==> flow/design.v <==
module pc (
	input	clk,
	input	rst,
	output	[31:0]	inst_addr
	);
	always_ff @(posedge clk) begin
		case (rst)
			1	:	inst_addr <= 0;
			0	:	inst_addr <= inst_addr + 4;
		endcase
	end
endmodule
# Tool chain data of pc
# What the tools print for pc, step after step.
# Lines are those of the file above, counted from 1.
# Operators carry their Yosys type and port widths (W data, S select, Z words).
# A cell with - has no value.
dict set report inputs {
  design {pc}
  clock_port {clk}
  cell_library {sky130hd}
  lib_corner {tt_025C_1v80}
}

# Elaborated design
# Yosys after proc, flatten, opt, wreduce and memory -nomap, before mapping. Enables and synchronous resets that opt folds into registers are not counted as muxes. Memory bits, and registers merged into a memory's read port (data or address), are not among the register bits. Print and check cells are not counted. Equal cells are merged and count once.
dict set report op_classes {
  muxes 1
  logic 1
  add_sub_neg 1
}
# op count
set ops {}
lappend ops {{$pmux W32 S2} 1}
lappend ops {{$add A32 B3 Y32 const B} 1}
lappend ops {{$not A1 Y1} 1}
dict set report word_totals {
  register_bits 32
  output_inout_bits 32
  inputBits 2
  elab_cells 4
}

# Longest topological paths
# Depth = most cells in a row (Yosys ltp): at word level without a register or memory, in the mapped netlist without a sequential cell, where the memories' decode and read muxes count.
dict set report logic_depth {
  word_depth 2
  abc_area 0
  depth_mapped 6
  mapped_depth_nobuf 5
}

# Mapped cells and area
# The flow's flattened synthesis, as Yosys stat reports it; memories are mapped. The netlist is that of the ABC_AREA named above (0 if unset); the other value can give another one.
dict set report synth_totals {
  sequential_area_um2 600.6
  flip_flops 30
  mapped_area_um2 1362.6
  mapped_cells 160
  buf_cells 10
}
# cell count area_total_um2
set by_type {}
lappend by_type {sky130_fd_sc_hd__dfxtp_1 30 600.576}
lappend by_type {sky130_fd_sc_hd__or4_1 13 97.594}
lappend by_type {sky130_fd_sc_hd__o31ai_1 12 90.086}
lappend by_type {sky130_fd_sc_hd__a21oi_1 17 85.082}
lappend by_type {sky130_fd_sc_hd__xnor2_1 8 70.067}
lappend by_type {sky130_fd_sc_hd__nor2_1 13 48.797}
lappend by_type {sky130_fd_sc_hd__nand3_1 9 45.043}
lappend by_type {sky130_fd_sc_hd__nand2_1 10 37.536}
lappend by_type {sky130_fd_sc_hd__or3_1 6 37.536}
lappend by_type {sky130_fd_sc_hd__nand4_1 5 31.28}
lappend by_type {sky130_fd_sc_hd__o21ai_0 5 25.024}
lappend by_type {sky130_fd_sc_hd__clkbuf_1 6 22.522}
lappend by_type {sky130_fd_sc_hd__nor4_1 3 18.768}
lappend by_type {sky130_fd_sc_hd__and4_1 2 17.517}
lappend by_type {sky130_fd_sc_hd__xor2_1 2 17.517}
lappend by_type {sky130_fd_sc_hd__buf_4 2 15.014}
lappend by_type {sky130_fd_sc_hd__inv_1 4 15.014}
lappend by_type {sky130_fd_sc_hd__nor3_1 3 15.014}
# Other cell types: 8; their cells: 10.

# Worst setup path after synthesis
# Path of least setup slack by OpenSTA after synthesis, without wires, with an ideal clock, recovery checks aside; 20% of the period is set as input and as output delay. Where synthesis merged equal registers, the netlist keeps one of their names.
dict set report synth_path {
  path_type {register to register}
  startpoint {reg inst_addr[2]}
  endpoint {reg inst_addr[18]}
  delay_ns 2.008
  path_stages 7
  t_arrival_ns 1.887
  setup_time_ns 0.121
  path_buffers 1
  required_ns 1.999
  t_first_pin_ns 0.000
  tclk_ns 2.12
  slack_ns 0.113
  period_less_setup_slack_ns 2.007
}
# "delay_ns" is the arrival time less input delay plus setup time.
# "path_stages" counts driving pins, that of a launching flip-flop among them; a cell with two outputs on the path counts twice.
# "period_less_setup_slack_ns" = period - worst setup slack (recovery checks aside). The figure is calculated, with input and output delays left at 20% of the set period.
# Between the ends stands the longest chain of elaborated cells between them, by number of cells; it is not shown to be the way that was timed. Of several equally long chains one is given.
# Each line given opens the expression or statement behind the cell; cells for indexed reads and writes are added by Yosys, which also makes memories of some case tables.
dict set report synth_via {
  cell_sequence {sky130_fd_sc_hd__dfxtp_1 sky130_fd_sc_hd__ha_1 sky130_fd_sc_hd__nand4_1 sky130_fd_sc_hd__or3_1 sky130_fd_sc_hd__clkbuf_1 sky130_fd_sc_hd__nor3_1 sky130_fd_sc_hd__mux2_2}
  elab_chain_cells 2
  cone_cells 2
  lines_between 2
  classes_between {add/sub: 1; mux: 1}
}
# element line
set synth_lines {}
lappend synth_lines {{from (decl)} 4} ;# output [31:0] inst_addr
lappend synth_lines {{from (assign)} 8} ;# 1 : inst_addr <= 0;
lappend synth_lines {{from (assign)} 9} ;# 0 : inst_addr <= inst_addr + 4;
lappend synth_lines {{$add A32 B3 Y32} 9}
lappend synth_lines {{$pmux W32 S2} 7} ;# case (rst)
lappend synth_lines {{to (assign)} 8}
lappend synth_lines {{to (assign)} 9}
lappend synth_lines {{to (decl)} 4}

# Timing after layout
# Path of least setup slack in the final report of run 1 (OpenROAD, finished layout, wires in). Where an end is a register, its clock arrival counts in the times.
dict set report layout_path {
  path_type {register to register}
  startpoint {reg inst_addr[10]}
  endpoint {reg inst_addr[29]}
  t_first_pin_ns 0.33
  tclk_ns 1.51
  t_arrival_ns 2.11
  setup_time_ns 0.06
  path_stages 6
  required_ns 1.79
  slack_ns -0.32
  path_buffers 1
}
# Between the ends stands the longest chain of elaborated cells between them, by number of cells; it is not shown to be the way that was timed. Of several equally long chains one is given.
dict set report layout_via {
  cell_sequence {sky130_fd_sc_hd__dfxtp_4 sky130_fd_sc_hd__nand4_1 sky130_fd_sc_hd__or4_4 sky130_fd_sc_hd__buf_6 sky130_fd_sc_hd__or4_1 sky130_fd_sc_hd__a21oi_1}
  elab_chain_cells 2
  cone_cells 2
  lines_between 2
  classes_between {add/sub: 1; mux: 1}
}
# element line
set layout_lines {}
lappend layout_lines {{from (decl)} 4} ;# output [31:0] inst_addr
lappend layout_lines {{from (assign)} 8} ;# 1 : inst_addr <= 0;
lappend layout_lines {{from (assign)} 9} ;# 0 : inst_addr <= inst_addr + 4;
lappend layout_lines {{$add A32 B3 Y32} 9}
lappend layout_lines {{$pmux W32 S2} 7} ;# case (rst)
lappend layout_lines {{to (assign)} 8}
lappend layout_lines {{to (assign)} 9}
lappend layout_lines {{to (decl)} 4}

; Module pc, platform sky130hd: 2 stored runs of the flow (Yosys, OpenROAD) with differing settings, in no particular order. Input and output delays are each 20% of the period that was set; the output load is 0.01 pF.
; "achieved_period_ns" means the clock period less the worst setup slack. The figure is calculated, with input and output delays left at 20% of the set period.
; "worst_setup_path_time_ns" is the time allowed to the run's worst setup path (the clock period less input and output delay, where it has them) less its slack. Clock arrival times count: a late capture clock shortens it, a late launch clock lengthens it.
; "totalPower_uw": no workload was simulated; the value follows from the tool's default switching activity.

[run 1: settings]
period_ns = 1.51
CAP_MARGIN = 20
CORE_MARGIN = 2
CORE_UTILIZATION = 40
SLEW_MARGIN = 20
[run 1: results]
total_negative_slack_ns = -4.169
achieved_period_ns = 1.835
totalPower_uw = 1374
worst_setup_path_time_ns = 1.83
worst_setup_path_type = register to register
worstSetupSlack_ns = -0.325
final_cell_area_um2 = 2259.7
design.die.area_um2 = 3889.4
yosys_chip_area_um2 = 1362.6

[run 2: settings]
period_ns = 1.37
CORE_UTILIZATION = 16
SETUP_SLACK_MARGIN = -0.06
PLACE_DENSITY = 0.67
GPL_TIMING_DRIVEN = 0
GPL_ROUTABILITY_DRIVEN = 1
CTS_CLUSTER_SIZE = 73
MAX_ROUTING_LAYER = met4
CAP_MARGIN = 20
CORE_MARGIN = 2
SLEW_MARGIN = 20
[run 2: results]
design.die.area_um2 = 9269.8
total_negative_slack_ns = -8.231
achieved_period_ns = 1.936
totalPower_uw = 1695
yosys_chip_area_um2 = 1362.6
worstSetupSlack_ns = -0.566
worst_setup_path_time_ns = 1.94
worst_setup_path_type = register to register
final_cell_area_um2 = 2294.7
